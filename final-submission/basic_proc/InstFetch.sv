==> flow/design.v <==
module InstFetch(
  input              Reset,			    
                     Start,			    
                     Clk,			    
                     BranchAbs,	        
                     BranchRelEn,	    
                     ALU_flag,		    
  input        [9:0] Target,	        
  output logic [9:0] ProgCtr            
  );
  always_ff @(posedge Clk)	            
	if(Reset)
	  ProgCtr <= 0;				        
	else if(Start)					    
	  ProgCtr <= ProgCtr;
	else if(BranchAbs)	                
	  ProgCtr <= Target;			    
	else if(BranchRelEn && ALU_flag)    
	  ProgCtr <= Target + ProgCtr;	    
	else
	  ProgCtr <= ProgCtr+'b1; 	        
endmodule
Reports on InstFetch
Tool output for the design above, in the order of the flow.
Line numbers count from 1 in the design file above.
Cell names lack the library's common part.
A cell with n/a has no value.
- design top: InstFetch
- clock input: Clk
- cell library: sky130hd
- timing corner: tt_025C_1v80

Word level
Yosys after proc, flatten, opt, wreduce and memory -nomap, before mapping. Enables and synchronous resets that opt folds into registers are not counted as muxes. Memory bits, and registers merged into a memory's read port (data or address), are not among the register bits. Print and check cells are not counted. Equal cells are merged and count once.
- register bits after elaboration: 10
- noted output and inout bits: 10
- reductions and logical operators at 1
- muxes and demuxes: 2
- add/sub/neg operators: 2
- operators with widths (kind ; number):
    two-way mux 10 bit ; 2
    adder 10 x 1 -> 10 bit (second input constant) ; 1
    adder 10 bit ; 1
    logical AND 1 bit ; 1

Logic depth
Longest topological path by Yosys (ltp), each cell counted once; first at word level (registers and memories cut), then after technology mapping (sequential cells cut; the memories' decode and read muxes count).
- word-level depth at 3
- ABC_AREA at 1
- noted gate-level depth with buffers: 13
- noted mapped depth without buffers: 13

After synthesis
Yosys stat after the flow's synthesis: flattened, memories mapped to cells. It holds for the ABC_AREA given above (unset counts as 0); a run with the other value may have another netlist.
The area totals of this step are shown rounded.
- synthesis area at 971 µm²
- noted flip-flops: 10
- noted area of sequential cells: 200 µm²
- mapped cells at 162
- buffers: 2
- cell types (cell type ; number ; area in all (µm²)):
    dfxtp_1 ; 10 ; 200.192
    nand2_1 ; 38 ; 142.637
    ha_1 ; 9 ; 112.608
    inv_1 ; 27 ; 101.347
    a21oi_1 ; 17 ; 85.082
    nand3_1 ; 15 ; 75.072
    nor2_1 ; 18 ; 67.565
    o21ai_0 ; 10 ; 50.048
    fa_1 ; 1 ; 20.019
    xor2_1 ; 2 ; 17.517
    nand3b_1 ; 2 ; 15.014
    nand4_1 ; 2 ; 12.512
    nand3_2 ; 1 ; 10.01
    a21oi_2 ; 1 ; 8.758
    a21o_1 ; 1 ; 7.507
    clkbuf_1 ; 2 ; 7.507
    o211ai_1 ; 1 ; 7.507
    o21a_1 ; 1 ; 7.507
Other cell types: 4; their cells: 4.

Path before layout
OpenSTA on the mapped netlist: ideal clock, no wires. The path of least setup slack (recovery checks aside). Input and output delay are each 20% of the period. Register names are those of the netlist, which keeps one name where synthesis merged equal registers.
- kind: input -> register
- start point: input port BranchRelEn
- end point: register ProgCtr[4]
- driving pins on the path: 11
- input delay at 0.494 ns
- clock period: 2.47 ns
- library setup time: 0.115 ns
- noted slack: 0.231 ns
- path buffers: 0
- delay of the path at 1.745 ns
- noted arrival: 2.124 ns
- period reached after synthesis: 2.239 ns
"delay of the path" is the arrival time less input delay plus setup time.
"driving pins on the path": output pins that drive a net of the path, with the launching flip-flop's if there is one; two outputs of one cell count as two.
"period reached after synthesis" is the clock period less the worst setup slack; recovery checks do not enter. This is arithmetic on one report: input and output delays are still those of the set period (20% each).
Between the ends stands the longest chain of elaborated cells between them, by number of cells; it is not shown to be the way that was timed. Of several equally long chains one is given.
Each line given opens the expression or statement behind the cell; cells for indexed reads and writes are added by Yosys, which also makes memories of some case tables.
At most two assigning lines are given for a register; there are more.
- cell sequence: nand2_1 > or2_2 > ha_1 > fa_1 > nand2_1 > nand3_2 > nand2_1 > xor2_1 > o21ai_0 > o21ai_0 > inv_1
- length of the longest elaborated chain at 3
- noted elaborated cells on any way between the ends: 3
- noted RTL lines with such cells: 2
- those cells by class: mux: 2; reduce/logical: 1
- ends and longest elaborated chain, post-synthesis (what ; RTL line ; RTL):
    start, declared ; 6 ; BranchRelEn,
    logical AND 1 bit ; 18 ; else if(BranchRelEn && ALU_flag)
    two-way mux 10 bit ; 18 ;
    two-way mux 10 bit ; 16 ; else if(BranchAbs)
    end, assigned ; 15 ; ProgCtr <= ProgCtr;
    end, assigned ; 17 ;
    end, declared ; 9 ; output logic [9:0] ProgCtr

Memo
Re: implementation data of InstFetch

Module InstFetch, platform sky130hd: 2 stored runs of the flow (Yosys, OpenROAD) with differing settings, in no particular order. Input and output delays are each 20% of the period that was set; the output load is 0.01 pF.

Entry A

==> flow/run.sh <==
#!/bin/bash
# the make line also repeats the synthesis and layout settings of config.mk as NAME=value (left out here)
make -C /OpenROAD-flow-scripts/flow DESIGN_CONFIG=/design/flow/config.mk WORK_HOME=/design/flow/orfs CLKGATE_MAP_FILE= finish
==> flow/config.mk <==
export PLATFORM = sky130hd
export DESIGN_NAME = InstFetch
export DESIGN_NICKNAME = InstFetch
export VERILOG_FILES = /design/flow/design.v
export SDC_FILE = /design/flow/constraint.sdc
export NUM_CORES = 4
export LEC_CHECK = 0
export ABC_AREA = 1
export CAP_MARGIN = 20
export CELL_PAD_IN_SITES_DETAIL_PLACEMENT = 0
export CORE_MARGIN = 2
export CORE_UTILIZATION = 65
export CTS_CLUSTER_DIAMETER = 54
export GPL_TIMING_DRIVEN = 0
export PLACE_DENSITY_LB_ADDON = 0.21
export SETUP_SLACK_MARGIN = 0.22
export SLEW_MARGIN = 20
==> flow/constraint.sdc <==
create_clock -name core_clock -period 4.02 [get_ports {Clk}]
set_input_delay 0.8040 -clock core_clock [delete_from_list [all_inputs] [get_ports {Clk}]]
set_output_delay 0.8040 -clock core_clock [all_outputs]
set_load 0.01 [all_outputs]

Entry A: no final report: placement broke off with FLW-0024.

Entry B

==> flow/run.sh <==
#!/bin/bash
# the make line also repeats the synthesis and layout settings of config.mk as NAME=value (left out here)
make -C /OpenROAD-flow-scripts/flow DESIGN_CONFIG=/design/flow/config.mk WORK_HOME=/design/flow/orfs CLKGATE_MAP_FILE= finish
==> flow/config.mk <==
export PLATFORM = sky130hd
export DESIGN_NAME = InstFetch
export DESIGN_NICKNAME = InstFetch
export VERILOG_FILES = /design/flow/design.v
export SDC_FILE = /design/flow/constraint.sdc
export NUM_CORES = 4
export LEC_CHECK = 0
export CAP_MARGIN = 20
export CELL_PAD_IN_SITES_GLOBAL_PLACEMENT = 2
export CORE_ASPECT_RATIO = 1.68
export CORE_MARGIN = 5
export CORE_UTILIZATION = 47
export CTS_CLUSTER_DIAMETER = 238
export GPL_TIMING_DRIVEN = 0
export PLACE_DENSITY_LB_ADDON = 0.02
export SLEW_MARGIN = 5
export TNS_END_PERCENT = 20
==> flow/constraint.sdc <==
create_clock -name core_clock -period 1.77 [get_ports {Clk}]
set_input_delay 0.3540 -clock core_clock [delete_from_list [all_inputs] [get_ports {Clk}]]
set_output_delay 0.3540 -clock core_clock [all_outputs]
set_load 0.01 [all_outputs]

Entry B: no final report: placement broke off with FLW-0024.
