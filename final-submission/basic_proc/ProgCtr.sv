==> flow/design.v <==
module ProgCtr #(parameter L=10) (
  input                Done, 
                       Reset,       
                       Start,       
                       Clk,         
                       BranchRel,   
							  Decision,  
							  BranchAbs,   
  input        [L-1:0] Target,      
  output logic [L-1:0] ProgCtr      
  );
   logic ever_start; 
   logic [3:0]first_start; 
   logic [3:0]second_start; 
   logic [3:0]third_start;
  always_ff @(posedge Clk)	 begin            
	if(Reset) begin
	    ProgCtr <= 0;				        
		ever_start <= '0;
		first_start <= '0;
		second_start <= '0;
		third_start <= '0;
	end else if(BranchAbs)	                
	  ProgCtr <= Target;			    
	else if(BranchRel) begin   
		if(Decision)
	  		ProgCtr <=  ProgCtr + 'b1;	    
		else 
			ProgCtr <= 	ProgCtr + 2'b10 ; 		 
    end else begin 
		if ( (first_start == '0) && (Start == '1) ) begin 
			first_start <= '1; 
		end else if ((first_start != '0) && (second_start == '0) && (Start == '1)) begin 
			second_start <= '1; 
		end else if ((first_start != '0) && (second_start != '0) && (third_start == '0) && (Start == '1)) begin 
			third_start <= '1;
		end
		if (Start == '1) begin 
			ever_start <= '1;
		end
		if (ever_start == '0) begin
			ProgCtr <= 0; 
		end else begin
			if (Start == '1) begin   
				ProgCtr <= ProgCtr; 
			end else if ( (first_start == '1) && (Start == '0) ) begin 
				ProgCtr <= 'b10;  
				first_start <= 'b10;
			end else if ( (second_start == '1) && (Start == '0) ) begin 
				ProgCtr <= 'b101000001;  
				second_start <= 'b10;
			end else if ( (third_start == '1) && (Start == '0) ) begin 
				ProgCtr <= 'b101000100;   
				third_start <= 'b10;
			end else if (  (first_start == 'b10) || (second_start == 'b10) || (third_start == 'b10) ) 
                if (Done) 
                    ProgCtr <= ProgCtr; 
                else 
				    ProgCtr <= ProgCtr+'b1;  
		end
	end
  end  
endmodule
=== Tool chain data of ProgCtr ===
What the tools print for ProgCtr, step after step.
Line numbers count from 1 in the design file above.
Operators: Yosys type, input widths -> output width; for muxes data width and select width s.
Cell names lack the library's common part.
A cell with n/a has no value.

* Top module: ProgCtr
* Clock input: Clk
* Standard-cell library: sky130hd
* Corner: tt_025C_1v80

=== Word level ===
Source: Yosys, flattened and elaborated, memories not mapped. Widths are those after wreduce. Registers that Yosys merges into a memory's read port (data or address) are not register bits. Print and check cells do not count. Equal cells are merged and count once.

* Word-level cells: 66
* Register bits: 23
* Bits of input ports: 17

* Muxes and demuxes: 28
* Equality and inequality tests: 9
* Reductions and logical operators: 19
* Add/sub/neg operators: 2
* Bitwise gates (word level): 3

{| class="wikitable"
|+ Operators with widths
! operator !! number
|-
| $mux 10 || 10
|-
| $mux 4 || 18
|-
| $eq 4x2->1 const B || 3
|-
| $eq 4x4->1 const B || 3
|-
| $logic_not 4->1 || 3
|-
| $add 10x1->10 const B || 1
|-
| $add 10x2->10 const B || 1
|-
| $logic_and 1x1->1 || 9
|-
| $reduce_bool 4->1 || 2
|-
| $ne 7x3->1 const B || 1
|-
| $ne 7x4->1 const B || 1
|-
| $reduce_and 3->1 || 2
|-
| $ne 4x4->1 const B || 1
|-
| $not 1->1 || 3
|-
| $logic_or 1x1->1 || 2
|-
| $reduce_and 2->1 || 1
|}

=== Depth ===
Yosys ltp: most cells in a row. Word level: on the elaborated netlist, between registers, memories and ports. Mapped: between sequential cells and ports; inverters and the memories' decode and read muxes count.

* Word-level depth: 12
* ABC_AREA: 0
* Depth in mapped cells: 7
* Mapped depth without buffers: 6

=== Synthesis result ===
Yosys stat after the flow's synthesis: flattened, memories mapped to cells. It holds for the ABC_AREA given above (unset counts as 0); a run with the other value may have another netlist.
The area totals of this step are shown rounded.

{| class="wikitable"
|+ Cells by type
! type !! number
|-
| dfxtp_1 || 22
|-
| nor2_1 || 18
|-
| o21a_1 || 7
|-
| o32ai_2 || 3
|-
| a21oi_1 || 9
|-
| o21ai_0 || 8
|-
| nand2_1 || 10
|-
| a221oi_1 || 4
|-
| nand4_1 || 5
|-
| inv_1 || 8
|-
| mux2i_1 || 3
|-
| nor3_1 || 6
|-
| o32ai_4 || 1
|-
| ha_1 || 2
|-
| nand4_2 || 2
|-
| nand4b_4 || 1
|-
| a211oi_1 || 3
|-
| buf_6 || 2
|}

Other cell types: 32; their cells: 52.

* Mapped cells: 166
* Buffers: 6
* Flip-flops: 22
* Cell area after synthesis: 1450 µm²

=== Path before layout ===
Path of least setup slack by OpenSTA after synthesis, without wires, with an ideal clock, recovery checks aside; 20% of the period is set as input and as output delay. Where synthesis merged equal registers, the netlist keeps one of their names.

* Path kind: input to register
* Start: input port BranchRel
* End: register ProgCtr[4]
* Path buffers: 2
* Arrival: 1.657 ns
* Path delay: 1.303 ns
* Driving pins on the path: 7
* Clock period: 2.21 ns
* Slack: 0.465 ns
* Library setup time: 0.088 ns
* Launch time at the first pin: 0.442 ns
* Synthesis period reached: 1.745 ns

"path delay" = arrival - input delay + setup time.
"driving pins on the path": output pins that drive a net of the path, with the launching flip-flop's if there is one; two outputs of one cell count as two.
"synthesis period reached" = period - worst setup slack (recovery checks aside). The figure is calculated, with input and output delays left at 20% of the set period.
The rows between start and end are the longest chain of elaborated cells between them; the timing report does not say that the signal goes this way. Where chains are equally long, one stands for them.
Each line given opens the expression or statement behind the cell; cells for indexed reads and writes are added by Yosys, which also makes memories of some case tables.
At most two assigning lines are given for a register; there are more.

* Cells stage by stage: buf_6 > nor3b_4 > nand4b_4 > a22oi_4 > buf_6 > a21oi_1 > o32ai_2
* Cells in the longest elaborated chain: 2
* Elaborated cells between the ends (all ways): 6
* RTL lines with such cells: 2
* Classes of those cells: eq/ne (3); mux (2); reduce/logical (1)

{| class="wikitable"
|+ RTL lines, path post-synthesis
! what !! line !! text
|-
| from (decl) || 6 || <nowiki>BranchRel,</nowiki>
|-
| $mux 10 || 25 || <nowiki>else if(BranchRel) begin</nowiki>
|-
| $mux 10 || 23 || <nowiki>end else if(BranchAbs)</nowiki>
|-
| to (assign) || 24 ||
|-
| to (assign) || 27 || <nowiki>ProgCtr <= ProgCtr + 'b1;</nowiki>
|-
| to (decl) || 10 || <nowiki>output logic [L-1:0] ProgCtr</nowiki>
|}

Wiki page: ProgCtr / flow data

Settings of 2 stored flow runs for module ProgCtr (sky130hd), not sorted in any way. The constraints put input and output delay at 20% of the set period each and load the outputs with 0.01 pF.

Job 1
==> flow/run.sh <==
#!/bin/bash
# the make line also repeats the synthesis and layout settings of config.mk as NAME=value (left out here)
make -C /OpenROAD-flow-scripts/flow DESIGN_CONFIG=/design/flow/config.mk WORK_HOME=/design/flow/orfs CLKGATE_MAP_FILE= finish
==> flow/config.mk <==
export PLATFORM = sky130hd
export DESIGN_NAME = ProgCtr
export DESIGN_NICKNAME = ProgCtr
export VERILOG_FILES = /design/flow/design.v
export SDC_FILE = /design/flow/constraint.sdc
export NUM_CORES = 4
export LEC_CHECK = 0
export ABC_AREA = 0
export CAP_MARGIN = 20
export CELL_PAD_IN_SITES_DETAIL_PLACEMENT = 1
export CELL_PAD_IN_SITES_GLOBAL_PLACEMENT = 3
export CORE_MARGIN = 2
export CORE_UTILIZATION = 48
export GPL_ROUTABILITY_DRIVEN = 1
export MAX_ROUTING_LAYER = met5
export MIN_ROUTING_LAYER = met2
export PLACE_DENSITY = 0.61
export SETUP_SLACK_MARGIN = 0.45
export SLEW_MARGIN = 15
export TNS_END_PERCENT = 95
==> flow/constraint.sdc <==
create_clock -name core_clock -period 1.89 [get_ports {Clk}]
set_input_delay 0.3780 -clock core_clock [delete_from_list [all_inputs] [get_ports {Clk}]]
set_output_delay 0.3780 -clock core_clock [all_outputs]
set_load 0.01 [all_outputs]

==> results of job 1 <==
did not finish, placement stopped with GPL-0301

Job 2
==> flow/run.sh <==
#!/bin/bash
# the make line also repeats the synthesis and layout settings of config.mk as NAME=value (left out here)
make -C /OpenROAD-flow-scripts/flow DESIGN_CONFIG=/design/flow/config.mk WORK_HOME=/design/flow/orfs CLKGATE_MAP_FILE= finish
==> flow/config.mk <==
export PLATFORM = sky130hd
export DESIGN_NAME = ProgCtr
export DESIGN_NICKNAME = ProgCtr
export VERILOG_FILES = /design/flow/design.v
export SDC_FILE = /design/flow/constraint.sdc
export NUM_CORES = 4
export LEC_CHECK = 0
export CAP_MARGIN = 20
export CELL_PAD_IN_SITES_DETAIL_PLACEMENT = 0
export CELL_PAD_IN_SITES_GLOBAL_PLACEMENT = 2
export CORE_MARGIN = 4
export CORE_UTILIZATION = 58
export GPL_TIMING_DRIVEN = 1
export HOLD_SLACK_MARGIN = -0.02
export MIN_ROUTING_LAYER = met1
export PLACE_DENSITY_LB_ADDON = 0.0
export SETUP_SLACK_MARGIN = 0.53
export SLEW_MARGIN = 20
export TNS_END_PERCENT = 90
==> flow/constraint.sdc <==
create_clock -name core_clock -period 1.82 [get_ports {Clk}]
set_input_delay 0.3640 -clock core_clock [delete_from_list [all_inputs] [get_ports {Clk}]]
set_output_delay 0.3640 -clock core_clock [all_outputs]
set_load 0.01 [all_outputs]

==> results of job 2 <==
did not finish, placement stopped with FLW-0024
