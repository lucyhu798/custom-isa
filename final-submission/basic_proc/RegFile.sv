==> flow/design.v <==
module RegFile #(parameter W=8, A=3)(		  
  input                Clk,
                       Reset,
                       WriteEn,
                       BranchFlag,  
                       ShiftForm,   
  input        [A-1:0] RaddrA,				  
                       RaddrB,          
                       Waddr,
  input        [  1:0] BaddrA,
                       BaddrB,
                       SaddrA, 
  input        [W-1:0] DataIn,
  output logic [W-1:0] DataOutA,			  
  output logic [W-1:0] DataOutB				  
    );
logic [W-1:0] Registers[2**A];	              
always_comb begin
	if(BranchFlag) begin 
		DataOutA = Registers[BaddrA];	  
		DataOutB = Registers[BaddrB];
	end 
	else if(ShiftForm) begin 
      		DataOutA = Registers[SaddrA];	   
      		DataOutB = RaddrB;
	end 
	else begin 
      		DataOutA = Registers[RaddrA];	  
      		DataOutB = Registers[RaddrB];
	end 
end 
always_ff @ (posedge Clk) begin
  if (Reset) begin
    Registers[0] <= '0;
    Registers[1] <= '0;
    Registers[2] <= '0;
    Registers[3] <= '0;
    Registers[4] <= '0;
    Registers[5] <= '0;
    Registers[6] <= '0;
    Registers[7] <= '0;
  end else if (WriteEn) begin	                              
   	if(ShiftForm)
		Registers[SaddrA] <= DataIn;
	else if (BranchFlag)
		Registers[BaddrA] <= DataIn;
	else
		Registers[Waddr] <= DataIn;
  end
end
endmodule
; ---- Step by step through the tools: RegFile
; What the tools print for RegFile, step after step.
; Lines are those of the file above, counted from 1.
; Not given: --
[inputs]
top = RegFile
clock_port = Clk
lib = sky130hd
pvt_corner = tt_025C_1v80

; ---- After elaboration
; Source: Yosys, flattened and elaborated, memories not mapped. Widths are those after wreduce; folded enables and synchronous resets count as part of the registers. Registers that Yosys merges into a memory's read port (data or address) are not register bits. Print and check cells do not count. Equal cells are merged and count once.
; Memory sizes are those after Yosys's memory passes, which may raise the word count (mostly to a power of two), join words into wider ones and drop unused or constant bits.
[bits]
register_bits = 0
ramBits = 64
mem_count = 1
inputBits = 28
output_inout_bits = 16
word_cells = 47
[mem_list]
columns = name, words, width, line_no
row1 = Registers, 8, 8, 17  ; logic [W-1:0] Registers[2**A];
[op_classes]
mux = 44
n_reduce_logical = 2
[op_table]
columns = cell, count
row1 = two-way mux 8 bit, 17
row2 = two-way mux 3 bit, 13
row3 = OR reduction 8 bit, 2
row4 = two-way mux 1 bit, 14

; ---- Longest topological paths
; Depth = most cells in a row (Yosys ltp): at word level without a register or memory, in the mapped netlist without a sequential cell, where the memories' decode and read muxes count.
[logic_depth]
word_depth = 7
abc_area = 0
ltp_mapped = 7
mapped_depth_nobuf = 5

; ---- Netlist
; Source: synth_stat.txt of the flow (Yosys; design flattened, memories mapped). It holds for the ABC_AREA given above (unset counts as 0); a run with the other value may have another netlist.
[types]
columns = cell, count, type_area_um2
row1 = sky130_fd_sc_hd__edfxtp_1, 64, 1.92E+03
row2 = sky130_fd_sc_hd__mux2i_1, 43, 430.413
row3 = sky130_fd_sc_hd__and2_1, 65, 406.64
row4 = sky130_fd_sc_hd__mux4_2, 10, 225.216
row5 = sky130_fd_sc_hd__a22o_1, 13, 113.859
row6 = sky130_fd_sc_hd__a221oi_1, 9, 78.826
row7 = sky130_fd_sc_hd__mux4_1, 2, 52.55
row8 = sky130_fd_sc_hd__or2_2, 7, 43.792
row9 = sky130_fd_sc_hd__nand2_1, 10, 37.536
row10 = sky130_fd_sc_hd__a21oi_1, 7, 35.034
row11 = sky130_fd_sc_hd__nor3_4, 2, 32.531
row12 = sky130_fd_sc_hd__nand2b_1, 5, 31.28
row13 = sky130_fd_sc_hd__nor2_1, 8, 30.029
row14 = sky130_fd_sc_hd__nor3_2, 3, 30.029
row15 = sky130_fd_sc_hd__nor2b_1, 4, 25.024
row16 = sky130_fd_sc_hd__a211oi_1, 3, 22.522
row17 = sky130_fd_sc_hd__buf_6, 2, 22.522
row18 = sky130_fd_sc_hd__mux2_2, 2, 22.522
; Not listed: further types 22, cells in them 32.
[mapped]
mapped_cells = 291
yosys_area_um2 = 3788.6
seqArea_um2 = 1921.8
flip_flops = 64
buf_cells = 11

; ---- Timing after synthesis
; Path of least setup slack by OpenSTA after synthesis, without wires, with an ideal clock, recovery checks aside; 20% of the period is set as input and as output delay. Where synthesis merged equal registers, the netlist keeps one of their names.
[synth_path]
path_type = input-to-output
start = input BranchFlag
end = output DataOutB[6]
period_ns = 2.86
input_delay_ns = 0.572
out_delay_ns = 0.572
t_first_pin_ns = 0.572
arrival_ns = 2.192
required_ns = 2.288
setup_slack_ns = 0.096
delay_ns = 1.620
stages = 5
path_buffers = 2
synth_period_reached_ns = 2.764
; "delay_ns" = arrival - input delay + setup time.
; At an output port there is no setup time.
; "stages" counts driving pins, that of a launching flip-flop among them; a cell with two outputs on the path counts twice.
; "synth_period_reached_ns" = period - worst setup slack (recovery checks aside). The figure is calculated, with input and output delays left at 20% of the set period.
; The rows between start and end are the longest chain of elaborated cells between them; the timing report does not say that the signal goes this way. Where chains are equally long, one stands for them.
; Each line given opens the expression or statement behind the cell; cells for indexed reads and writes are added by Yosys, which also makes memories of some case tables.
[synth_between]
cell_sequence = sky130_fd_sc_hd__buf_6 > sky130_fd_sc_hd__mux2i_2 > sky130_fd_sc_hd__buf_4 > sky130_fd_sc_hd__mux4_2 > sky130_fd_sc_hd__a22o_1
elab_chain_len = 1
cone_cells = 1
cone_lines = 1
cone_classes = mux: 1
[synth_lines]
columns = element, line_no
row1 = start: declaration, 5  ; BranchFlag,
row2 = two-way mux 8 bit, 19  ; if(BranchFlag) begin
row3 = end: declaration, 15  ; output logic [W-1:0] DataOutB

; ---- Timing after layout
; From the final timing report of job 2: the path of least setup slack in the routed layout; clock arrival at registers is part of the times.
[layout_path]
path_type = input-to-output
start = input BaddrB[1]
end = output DataOutB[4]
period_ns = 2.88
input_delay_ns = 0.58
out_delay_ns = 0.58
t_first_pin_ns = 0.58
arrival_ns = 2.28
required_ns = 2.30
setup_slack_ns = 0.02
stages = 7
path_buffers = 4
; The rows between start and end are the longest chain of elaborated cells between them; the timing report does not say that the signal goes this way. Where chains are equally long, one stands for them.
; The chain passes a memory read, where the word-level depth is cut; so it can be longer than that depth.
[layout_between]
cell_sequence = sky130_fd_sc_hd__clkdlybuf4s50_1 > sky130_fd_sc_hd__a21oi_4 > sky130_fd_sc_hd__buf_4 > sky130_fd_sc_hd__buf_12 > sky130_fd_sc_hd__mux4_2 > sky130_fd_sc_hd__a22o_1 > sky130_fd_sc_hd__buf_2
elab_chain_len = 2
cone_cells = 2
cone_lines = 2
cone_classes = mux: 1; memory: 1
[layout_lines]
columns = element, line_no
row1 = start: declaration, 11  ; BaddrB,
row2 = memory (8 x 8 bit), 17  ; logic [W-1:0] Registers[2**A];
row3 = two-way mux 8 bit, 19  ; if(BranchFlag) begin
row4 = end: declaration, 15  ; output logic [W-1:0] DataOutB

Measured data: module RegFile, platform sky130hd, 2 stored runs of the flow under differing settings, order arbitrary. Input and output delays are each 20% of the period that was set; the output load is 0.01 pF.
By "achievedPeriod_ns" is meant the clock period of the run minus its worst setup slack. This is arithmetic on one report: input and output delays are still those of the set period (20% each).
"worstPathTime_ns": the worst setup path's part of the clock period (all of it between registers, 20% less for each end at a port) less its slack. A launch clock that arrives late makes it longer, a capture clock that arrives late makes it shorter.
"power.total_mw" rests on the timing tool's default activity at the inputs, not on a simulated workload.

# job 1
==> flow/run.sh <==
#!/bin/bash
# the make line also repeats the synthesis and layout settings of config.mk as NAME=value (left out here)
make -C /OpenROAD-flow-scripts/flow DESIGN_CONFIG=/design/flow/config.mk WORK_HOME=/design/flow/orfs CLKGATE_MAP_FILE= finish
==> flow/config.mk <==
export PLATFORM = sky130hd
export DESIGN_NAME = RegFile
export DESIGN_NICKNAME = RegFile
export VERILOG_FILES = /design/flow/design.v
export SDC_FILE = /design/flow/constraint.sdc
export NUM_CORES = 4
export LEC_CHECK = 0
export ABC_AREA = 1
export CAP_MARGIN = 15
export CELL_PAD_IN_SITES_GLOBAL_PLACEMENT = 3
export CORE_ASPECT_RATIO = 0.54
export CORE_MARGIN = 3
export CORE_UTILIZATION = 46
export CTS_CLUSTER_DIAMETER = 294
export MAX_ROUTING_LAYER = met4
export MIN_ROUTING_LAYER = met2
export PLACE_DENSITY_LB_ADDON = 0.08
export SETUP_SLACK_MARGIN = 1.32
export SLEW_MARGIN = 20
==> flow/constraint.sdc <==
create_clock -name core_clock -period 4.92 [get_ports {Clk}]
set_input_delay 0.9840 -clock core_clock [delete_from_list [all_inputs] [get_ports {Clk}]]
set_output_delay 0.9840 -clock core_clock [all_outputs]
set_load 0.01 [all_outputs]

==> job 1: results <==
outcome="not finished: placement ended with error FLW-0024"

# job 2
==> flow/run.sh <==
#!/bin/bash
# the make line also repeats the synthesis and layout settings of config.mk as NAME=value (left out here)
make -C /OpenROAD-flow-scripts/flow DESIGN_CONFIG=/design/flow/config.mk WORK_HOME=/design/flow/orfs CLKGATE_MAP_FILE= finish
==> flow/config.mk <==
export PLATFORM = sky130hd
export DESIGN_NAME = RegFile
export DESIGN_NICKNAME = RegFile
export VERILOG_FILES = /design/flow/design.v
export SDC_FILE = /design/flow/constraint.sdc
export NUM_CORES = 4
export LEC_CHECK = 0
export CAP_MARGIN = 20
export CORE_MARGIN = 2
export CORE_UTILIZATION = 21
export SLEW_MARGIN = 20
==> flow/constraint.sdc <==
create_clock -name core_clock -period 2.88 [get_ports {Clk}]
set_input_delay 0.5760 -clock core_clock [delete_from_list [all_inputs] [get_ports {Clk}]]
set_output_delay 0.5760 -clock core_clock [all_outputs]
set_load 0.01 [all_outputs]

==> job 2: results <==
timing.hold.ws_ns=1.056
worstPathTime_ns=1.71
timing.worst_path_kind="input-to-output"
finalCellArea_um2=5434.0
die_area_um2=19131.0
fin_tns_ns=0.000
achievedPeriod_ns=2.859
ys_area_um2=3788.6
utilization_pct=30.5
final_setup_ws_ns=0.021
power.total_mw=2.878
